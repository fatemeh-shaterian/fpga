==> flow/design.v <==
`timescale 1ns / 1ps
module RF(i_aluOp,i_addr1,i_addr2,i_addrRw,i_rw,i_dataIn,i_clk,o_data1,o_data2,pc
, i_zeroFlag , o_zeroFlag ,i_carryFlag,o_carryFlag,i_signFlag,o_signFlag,i_overflowFlag,o_overflowFlag
,i_loadStoreReg , o_loadStoreReg 
,i_isLoad,i_loadType); 
input [2:0] i_addr1,i_addr2,i_addrRw;
input [8:0] i_aluOp;
input [7:0] i_dataIn;
input i_clk;
input i_rw;
input[7:0] pc;
input i_zeroFlag;
input i_carryFlag;
input i_signFlag;
input i_overflowFlag;
output reg [7:0] o_data1;
output reg [7:0] o_data2;
output o_zeroFlag;
output o_carryFlag;
output o_signFlag;
output o_overflowFlag;
input [2:0]i_loadStoreReg;
output reg [7:0] o_loadStoreReg;
input i_isLoad;
input i_loadType;
reg [7:0]rf[7:0] ;
	reg zeroFlag;
	reg carryFlag;
	reg signFlag;
	reg overflowFlag;
assign o_zeroFlag = zeroFlag;
initial
begin
	rf[0] = 4;
	rf[1] = 9;
	rf[2] = 11;
	rf[3] = 3;
	rf[4] = 3;
	rf[5] = 5;
	rf[6] = 6;
	rf[7] = 7;
end
initial 
begin 
	zeroFlag = 0;
	carryFlag= 0;
	signFlag=0;
	overflowFlag=0;
end
always@(*) 
begin
	o_data1 = rf[i_addr1];
	if((i_aluOp>8) && (i_aluOp<15)) 
		o_data2 = {5'b00000,i_addr2};
	else
		o_data2 = rf[i_addr2];	
	o_loadStoreReg = rf[i_loadStoreReg];
end
always @(posedge i_clk)
begin 
	if(i_rw == 1)
	begin 	
		rf[i_addrRw] = i_dataIn ;
		zeroFlag = i_zeroFlag;
	end
	else if(i_isLoad)
	begin 
		rf[i_addrRw] = i_dataIn ;
	end
	else 
	begin 
		rf[i_addrRw] = rf[i_addrRw];
	end
end	
endmodule
Step by step through the tools: RF
Tool output for the design above, in the order of the flow.
Lines are those of the file above, counted from 1.
Cell names lack the library's common part.
{"block": "design", "top": "RF", "clock": "i_clk", "cell_library": "sky130hd", "lib_corner": "tt_025C_1v80"}

After elaboration
Yosys after proc, flatten, opt, wreduce and memory -nomap, before mapping. Print and check cells are not counted. Equal cells are merged and count once.
{"block": "bits", "reg_bits": 65, "inputBits": 45, "wordCells": 97}
{"block": "classes", "cmp": 2, "n_eq": 36, "mux": 37, "n_reduce_logical": 13}
{"block": "ops", "operator": "8-bit two-way mux", "count": 25}
{"block": "ops", "operator": "8-bit case mux with 8-bit select", "count": 3}
{"block": "ops", "operator": "8-bit case mux with 2-bit select", "count": 8}
{"block": "ops", "operator": "7-bit OR reduction", "count": 8}
{"block": "ops", "operator": "8-bit case mux with 7-bit select", "count": 1}
{"block": "ops", "operator": "3-bit equality test (second input constant)", "count": 16}
{"block": "ops", "operator": "3-bit by 1-bit != test with 1-bit output (second input constant)", "count": 8}
{"block": "ops", "operator": "3-bit by 2-bit equality test with 1-bit output (second input constant)", "count": 8}
{"block": "ops", "operator": "3-bit by 1-bit equality test with 1-bit output (second input constant)", "count": 4}
{"block": "ops", "operator": "3-bit zero test", "count": 4}
{"block": "ops", "operator": "9-bit by 4-bit > comparator with 1-bit output (second input constant)", "count": 1}
{"block": "ops", "operator": "9-bit by 4-bit < comparator with 1-bit output (second input constant)", "count": 1}
{"block": "ops", "operator": "1-bit logical AND", "count": 1}

Longest topological paths
Longest topological path by Yosys (ltp), each cell counted once; first at word level (registers and memories cut), then after technology mapping (sequential cells cut; the memories' decode and read muxes count).
{"block": "depth", "depth_word": 5, "abc_area": 0, "depth_mapped": 7, "ltp_nobuf": 4}

Netlist
Yosys stat after the flow's synthesis: flattened, memories mapped to cells. It holds for the ABC_AREA given above (unset counts as 0); a run with the other value may have another netlist.
Totals and module areas in this step are rounded.
{"block": "types", "cell": "edfxtp_1", "count": 65, "area_total_um2": 1.95E+03}
{"block": "types", "cell": "mux2i_1", "count": 73, "area_total_um2": 730.701}
{"block": "types", "cell": "mux4_2", "count": 29, "area_total_um2": 653.126}
{"block": "types", "cell": "a21oi_1", "count": 43, "area_total_um2": 215.206}
{"block": "types", "cell": "o21ai_0", "count": 41, "area_total_um2": 205.197}
{"block": "types", "cell": "mux2_2", "count": 13, "area_total_um2": 146.39}
{"block": "types", "cell": "nand2_1", "count": 32, "area_total_um2": 120.115}
{"block": "types", "cell": "nor2b_1", "count": 18, "area_total_um2": 112.608}
{"block": "types", "cell": "clkbuf_1", "count": 26, "area_total_um2": 97.594}
{"block": "types", "cell": "a31oi_1", "count": 14, "area_total_um2": 87.584}
{"block": "types", "cell": "buf_2", "count": 17, "area_total_um2": 85.082}
{"block": "types", "cell": "nor2_1", "count": 19, "area_total_um2": 71.318}
{"block": "types", "cell": "buf_4", "count": 9, "area_total_um2": 67.565}
{"block": "types", "cell": "o31ai_4", "count": 3, "area_total_um2": 63.811}
{"block": "types", "cell": "a211oi_4", "count": 3, "area_total_um2": 60.058}
{"block": "types", "cell": "nand2b_1", "count": 9, "area_total_um2": 56.304}
{"block": "types", "cell": "nand3_1", "count": 11, "area_total_um2": 55.053}
{"block": "types", "cell": "a22o_1", "count": 6, "area_total_um2": 52.55}
Not listed: further types 41, cells in them 107.
{"block": "synth_totals", "stdcells": 538, "synth_area_um2": 5600, "ff_cells": 65, "buf_cells": 57}

Worst setup path after synthesis
Path of least setup slack by OpenSTA after synthesis, without wires, with an ideal clock, recovery checks aside; 20% of the period is set as input and as output delay. Where synthesis merged equal registers, the netlist keeps one of their names.
{"block": "synth_path", "path_type": "input to output", "from": "input i_loadStoreReg[2]", "to": "output o_loadStoreReg[6]", "clock_period_ps": 2190, "input_delay_ps": 438, "t_first_pin_ps": 438, "arrival_time_ps": 1556, "setup_slack_ps": 196, "delay_ps": 1118, "path_stages": 4, "period_less_setup_slack_ps": 1994}
"delay_ps" is the arrival time less input delay plus setup time.
A path that ends at an output port has no setup time.
"path_stages": output pins that drive a net of the path, with the launching flip-flop's if there is one; two outputs of one cell count as two.
"period_less_setup_slack_ps" is the clock period less the worst setup slack; recovery checks do not enter. This is arithmetic on one report: input and output delays are still those of the set period (20% each).
The rows between start and end are the longest chain of elaborated cells between them; the timing report does not say that the signal goes this way. Where chains are equally long, one stands for them.
A line is the first line of the expression or statement that the cell stems from. Yosys adds cells for indexed reads and writes and turns some case tables into memories.
{"block": "synth_via", "path_cell_list": "buf_2 buf_1 mux4_2 mux2_2", "elab_chain_cells": 2, "cells_between": 9, "lines_between": 1, "cone_classes": "7 x eq/ne; 1 x mux; 1 x reduce/logical"}
{"block": "synth_rtl", "element": "start, declared", "line": 22, "source": "input [2:0]i_loadStoreReg;"}
{"block": "synth_rtl", "element": "3-bit equality test", "line": 57, "source": "o_loadStoreReg = rf[i_loadStoreReg];"}
{"block": "synth_rtl", "element": "8-bit case mux with 8-bit select", "line": 57}
{"block": "synth_rtl", "element": "end, declared", "line": 23, "source": "output reg [7:0] o_loadStoreReg;"}

Worst path after layout
From the final timing report of run 2: the path of least setup slack in the routed layout; clock arrival at registers is part of the times.
The path's times are printed in steps of 10 ps; the period is the one set.
{"block": "layout_path", "path_type": "input to output", "from": "input i_aluOp[6]", "to": "output o_data2[1]", "clock_period_ps": 2470, "input_delay_ps": 490, "t_first_pin_ps": 490, "arrival_time_ps": 2030, "setup_slack_ps": -50, "path_stages": 7}
The rows between start and end are the longest chain of elaborated cells between them; the timing report does not say that the signal goes this way. Where chains are equally long, one stands for them.
{"block": "layout_via", "path_cell_list": "clkdlybuf4s50_1 nor4b_2 nand4_1 buf_6 clkbuf_16 a31oi_2 buf_2", "elab_chain_cells": 3, "cells_between": 4, "lines_between": 1, "cone_classes": "2 x compare; 1 x mux; 1 x reduce/logical"}
{"block": "layout_rtl", "element": "start, declared", "line": 7, "source": "input [8:0] i_aluOp;"}
{"block": "layout_rtl", "element": "9-bit by 4-bit > comparator with 1-bit output", "line": 53, "source": "if((i_aluOp>8) && (i_aluOp<15))"}
{"block": "layout_rtl", "element": "1-bit logical AND", "line": 53}
{"block": "layout_rtl", "element": "8-bit two-way mux", "line": 53}
{"block": "layout_rtl", "element": "end, declared", "line": 17, "source": "output reg [7:0] o_data2;"}

Subject: flow runs of RF

Hi,

Settings and measured results of 2 stored flow runs for module RF (sky130hd), not sorted in any way. The constraints put input and output delay at 20% of the set period each and load the outputs with 0.01 pF.
"period_less_ws_ps" = clock period - worst setup slack. The figure is calculated, with input and output delays left at 20% of the set period.
"critical_path_time_ps" is the time allowed to the run's worst setup path (the clock period less input and output delay, where it has them) less its slack. Clock arrival times count: a late capture clock shortens it, a late launch clock lengthens it.
"final_power_mw" rests on the timing tool's default activity at the inputs, not on a simulated workload.
"critical_path_time_ps" is known to 10 ps.
Measured values are rounded.

{"run": "run 1", "settings": { "period_ns": 3.33, "CORE_UTILIZATION": 71, "SETUP_SLACK_MARGIN": 0.92, "PLACE_DENSITY": 0.95, "CELL_PAD_IN_SITES_GLOBAL_PLACEMENT": 3, "ABC_AREA": 0, "GPL_ROUTABILITY_DRIVEN": 1, "CTS_CLUSTER_SIZE": 62, "MAX_ROUTING_LAYER": "met4", "CAP_MARGIN": 20, "CORE_MARGIN": 2, "SLEW_MARGIN": 20 }, "outcome": "stopped before the end: placement reported GPL-0301"}
{"run": "run 2", "settings": { "period_ns": 2.47, "CORE_UTILIZATION": 37, "SETUP_SLACK_MARGIN": -0.07, "PLACE_DENSITY_LB_ADDON": 0.07, "CORE_MARGIN": 7, "GPL_TIMING_DRIVEN": 1, "GPL_ROUTABILITY_DRIVEN": 1, "CTS_CLUSTER_DIAMETER": 214, "CAP_MARGIN": 20, "SLEW_MARGIN": 20 }, "results": { "ws_hold_ps": 740, "finish.utilization_pct": 53, "yosys_chip_area_um2": 5600, "critical_path_time_ps": 1540, "path_kind": "input to output", "fin_tns_ps": -140, "die_footprint_um2": 19000, "fin_ws_ps": -53, "layout_stdcell_area_um2": 7700, "final_power_mw": 4.4, "period_less_ws_ps": 2523 }}

Regards
