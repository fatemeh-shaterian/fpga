==> flow/design.v <==
`timescale 1ns / 1ps
module deBounce(i_reset,i_inc,i_clk,i_pc,o_pc
,i_isTakenJump,i_jumpAddr);
input i_reset,i_clk,i_inc;
input[7:0]i_pc;
output reg [7:0] o_pc;
reg [31:0] counter1_reset;
reg [31:0] counter2_reset;
reg flag1_reset;
reg flag2_reset;
reg [31:0] counter1_inc;
reg [31:0] counter2_inc;
reg flag1_inc;
reg flag2_inc;
input i_isTakenJump;
input[7:0] i_jumpAddr;
initial 
begin 
	flag1_reset=0;
	flag2_reset=0;
	counter1_reset = 32'b0;
	counter2_reset = 32'b0;
	flag1_inc=0;
	flag2_inc=0;
	counter1_inc = 32'b0;
	counter2_inc = 32'b0;
end
always@(posedge i_clk)
begin
		if(i_reset == 0)
		begin
			counter2_reset = 0;
			if(counter1_reset <500000)
				begin
					counter1_reset = counter1_reset +1;					
				end
			else
			begin
				counter1_reset = 0;
				flag1_reset = 1;
			end
		end
		else
		if(i_reset == 1)
		begin
			if(flag1_reset==1)
			begin
				if(counter2_reset<500000)
				begin
					counter2_reset = counter2_reset+1;
				end
				else
				begin
					counter2_reset = 0;
					flag2_reset=1;
				end
			end
			else
				counter1_reset = 0;		
		end
	if(i_inc == 0)
		begin
			counter2_inc = 0;
			if(counter1_inc <500000)
				begin
					counter1_inc = counter1_inc +1;					
				end
			else
			begin
				counter1_inc = 0;
				flag1_inc = 1;
			end
		end
		else
		if(i_inc == 1)
		begin
			if(flag1_inc==1)
			begin
				if(counter2_inc<500000)
				begin
					counter2_inc = counter2_inc+1;
				end
				else
				begin
					counter2_inc = 0;
					flag2_inc=1;
				end
			end
			else
				counter1_inc = 0;		
		end
		if(flag1_inc && flag2_inc)
			begin 
				if(i_isTakenJump == 1)
				begin 
					o_pc = i_jumpAddr;
				end
				else
				begin 
					o_pc = i_pc + 1;
				end
				flag1_inc = 0;
				flag2_inc = 0;
			end
			else
		if(flag1_reset && flag2_reset)
			begin 
				o_pc = 0;
				flag1_reset = 0;
				flag2_reset = 0;
			end
			else
			o_pc = i_pc;
end
endmodule
# Tool chain data of deBounce
# Tool output for the design above, in the order of the flow.
# Line numbers count from 1 in the design file above.
# Library cell names are shortened.
# A cell with -- has no value.
# design
design	deBounce
clock	i_clk
lib	sky130hd
pvt_corner	tt_025C_1v80

# Word level
# Source: Yosys, flattened and elaborated, memories not mapped. Widths are those after wreduce. Registers that Yosys merges into a memory's read port (data or address) are not register bits. Print and check cells do not count. Equal cells are merged and count once.
# bits
elab_cells	47
input_bits	20
out_inout_bits	8
register_bits	140
# classes
equal	2
n_addsub	5
n_mux	25
cmp	4
n_reduce_logical	2
# op_table
cell	n
32-bit 2-to-1 mux	8
32-bit by 1-bit adder with 32-bit output with constant B	4
32-bit by 19-bit less-than comparator with 1-bit output with constant B	4
8-bit 2-to-1 mux	3
1-bit 2-to-1 mux	14
8-bit by 1-bit adder with 8-bit output with constant B	1
2-bit inequality test with constant B	2
1-bit logical AND	2

# Logic depth
# Longest topological path by Yosys (ltp), each cell counted once; first at word level (registers and memories cut), then after technology mapping (sequential cells cut; the memories' decode and read muxes count).
# depth
ltp_word	7
ABC_AREA	0
mapped_depth	7

# Netlist
# The flow's flattened synthesis, as Yosys stat reports it; memories are mapped. The netlist is that of the ABC_AREA named above (0 if unset); the other value can give another one.
# Totals and module areas in this step are rounded.
# synth_totals
synth_area_um2	6370
flip_flops	140
cell_count	636
seqArea_um2	3440
buf_cells	17
# by_type
cell	n
edfxtp_1	64
dfxtp_1	76
nor2_1	138
xnor2_1	42
xor2_1	38
nand3_1	32
nand4_1	25
nand2_1	35
nor3_1	25
mux2i_1	12
and4_1	11
and3_1	15
nor4_1	14
a21oi_1	17
a31oi_1	12
o31ai_1	9
ha_1	5
and2_1	6
# Other cell types: 27; their cells: 60.

# Path before layout
# OpenSTA on the mapped netlist: ideal clock, no wires. The path of least setup slack (recovery checks aside). Input and output delay are each 20% of the period. Register names are those of the netlist, which keeps one name where synthesis merged equal registers.
# synth_timing
path_kind	input-to-reg
from	in i_reset
to	reg o_pc[0]
input_delay_ns	0.510
t_first_pin_ns	0.510
arrival_time_ns	1.894
delay_ns	1.509
t_required_ns	2.425
path_slack_ns	0.531
path_buffers	0
stages	5
period_ns	2.55
synth_period_reached_ns	2.019
# "delay_ns" = arrival - input delay + setup time.
# "stages": output pins that drive a net of the path, with the launching flip-flop's if there is one; two outputs of one cell count as two.
# "synth_period_reached_ns" = period - worst setup slack (recovery checks aside). The figure is calculated, with input and output delays left at 20% of the set period.
# Between the ends stands the longest chain of elaborated cells between them, by number of cells; it is not shown to be the way that was timed. Of several equally long chains one is given.
# Each line given opens the expression or statement behind the cell; cells for indexed reads and writes are added by Yosys, which also makes memories of some case tables.
# A register here has more assigning lines than the two given.
# synth_between
path_cell_list	nand2_1 -> nand2b_1 -> o41ai_4 -> o31ai_1 -> mux2i_1
elab_chain_len	4
cone_cells	5
classes_between	mux: 4; reduce/logical: 1
# synth_lines
element	line_no	text
start, declared	4	input i_reset,i_clk,i_inc;
1-bit 2-to-1 mux	30	if(i_reset == 0)
1-bit logical AND	106	if(flag1_reset && flag2_reset)
8-bit 2-to-1 mux	106
8-bit 2-to-1 mux	92	if(flag1_inc && flag2_inc)
end, assigned	96	o_pc = i_jumpAddr;
end, assigned	100	o_pc = i_pc + 1;
end, declared	6	output reg [7:0] o_pc;

# Path in the finished layout
# Path of least setup slack in the final report of stored run 1 (OpenROAD, finished layout, wires in). Where an end is a register, its clock arrival counts in the times.
# layout_timing
path_kind	reg-to-reg
from	reg counter1_inc[24]
to	reg flag1_reset
arrival_time_ns	2.18
period_ns	2.09
stages	6
t_required_ns	2.40
path_slack_ns	0.23
path_buffers	0
t_first_pin_ns	0.41
# Between the ends stands the longest chain of elaborated cells between them, by number of cells; it is not shown to be the way that was timed. Of several equally long chains one is given.
# A register here has more assigning lines than the two given.
# layout_between
path_cell_list	edfxtp_1 -> nor4_1 -> nand4_1 -> a32oi_2 -> a21bo_2 -> o21a_1
elab_chain_len	5
cone_cells	5
classes_between	compare: 1; mux: 3; reduce/logical: 1
# layout_lines
element	line_no	text
start, declared	11	reg [31:0] counter1_inc;
start, assigned	66	counter1_inc = counter1_inc +1;
start, assigned	70	counter1_inc = 0;
32-bit by 19-bit less-than comparator with 1-bit output	64	if(counter1_inc <500000)
1-bit 2-to-1 mux	64
1-bit 2-to-1 mux	61	if(i_inc == 0)
1-bit logical AND	92	if(flag1_inc && flag2_inc)
1-bit 2-to-1 mux	92
end, assigned	40	flag1_reset = 1;
end, assigned	109	flag1_reset = 0;
end, declared	9	reg flag1_reset;

# Top module deBounce; platform sky130hd; tools Yosys and OpenROAD; 2 stored runs in no particular order. Input and output delays are each 20% of the period that was set; the output load is 0.01 pF.
# By "timing.achieved_period_ns" is meant the clock period of the run minus its worst setup slack. This is arithmetic on one report: input and output delays are still those of the set period (20% each).
# "timing.worst_path_ns": the worst setup path's part of the clock period (all of it between registers, 20% less for each end at a port) less its slack. A launch clock that arrives late makes it longer, a capture clock that arrives late makes it shorter.
# "totalPower_mw": no workload was simulated; the value follows from the tool's default switching activity.
# The results are shown rounded.
# Settings: - = not set for that run.
name,stored run 1,stored run 2
period_ns,2.09,2.46
CORE_UTILIZATION,31,21
PLACE_DENSITY_LB_ADDON,0.14,-
CORE_MARGIN,9,2
TNS_END_PERCENT,40,-
GPL_ROUTABILITY_DRIVEN,0,-
CTS_CLUSTER_DIAMETER,196,-
CAP_MARGIN,20,20
SLEW_MARGIN,20,20
post_synth_area_um2,6370,6370
total_die_area_um2,26000,31700
final_cell_area_um2,7850,7860
final_util_pct,38.8,26.4
ws_setup_ns,0.227,0.499
final_setup_tns_ns,0.000,0.000
ws_hold_ns,0.484,0.477
totalPower_mw,6.29,5.51
timing.achieved_period_ns,1.863,1.961
timing.worst_path_ns,1.86,1.96
critical_path_type,reg-to-reg,reg-to-reg
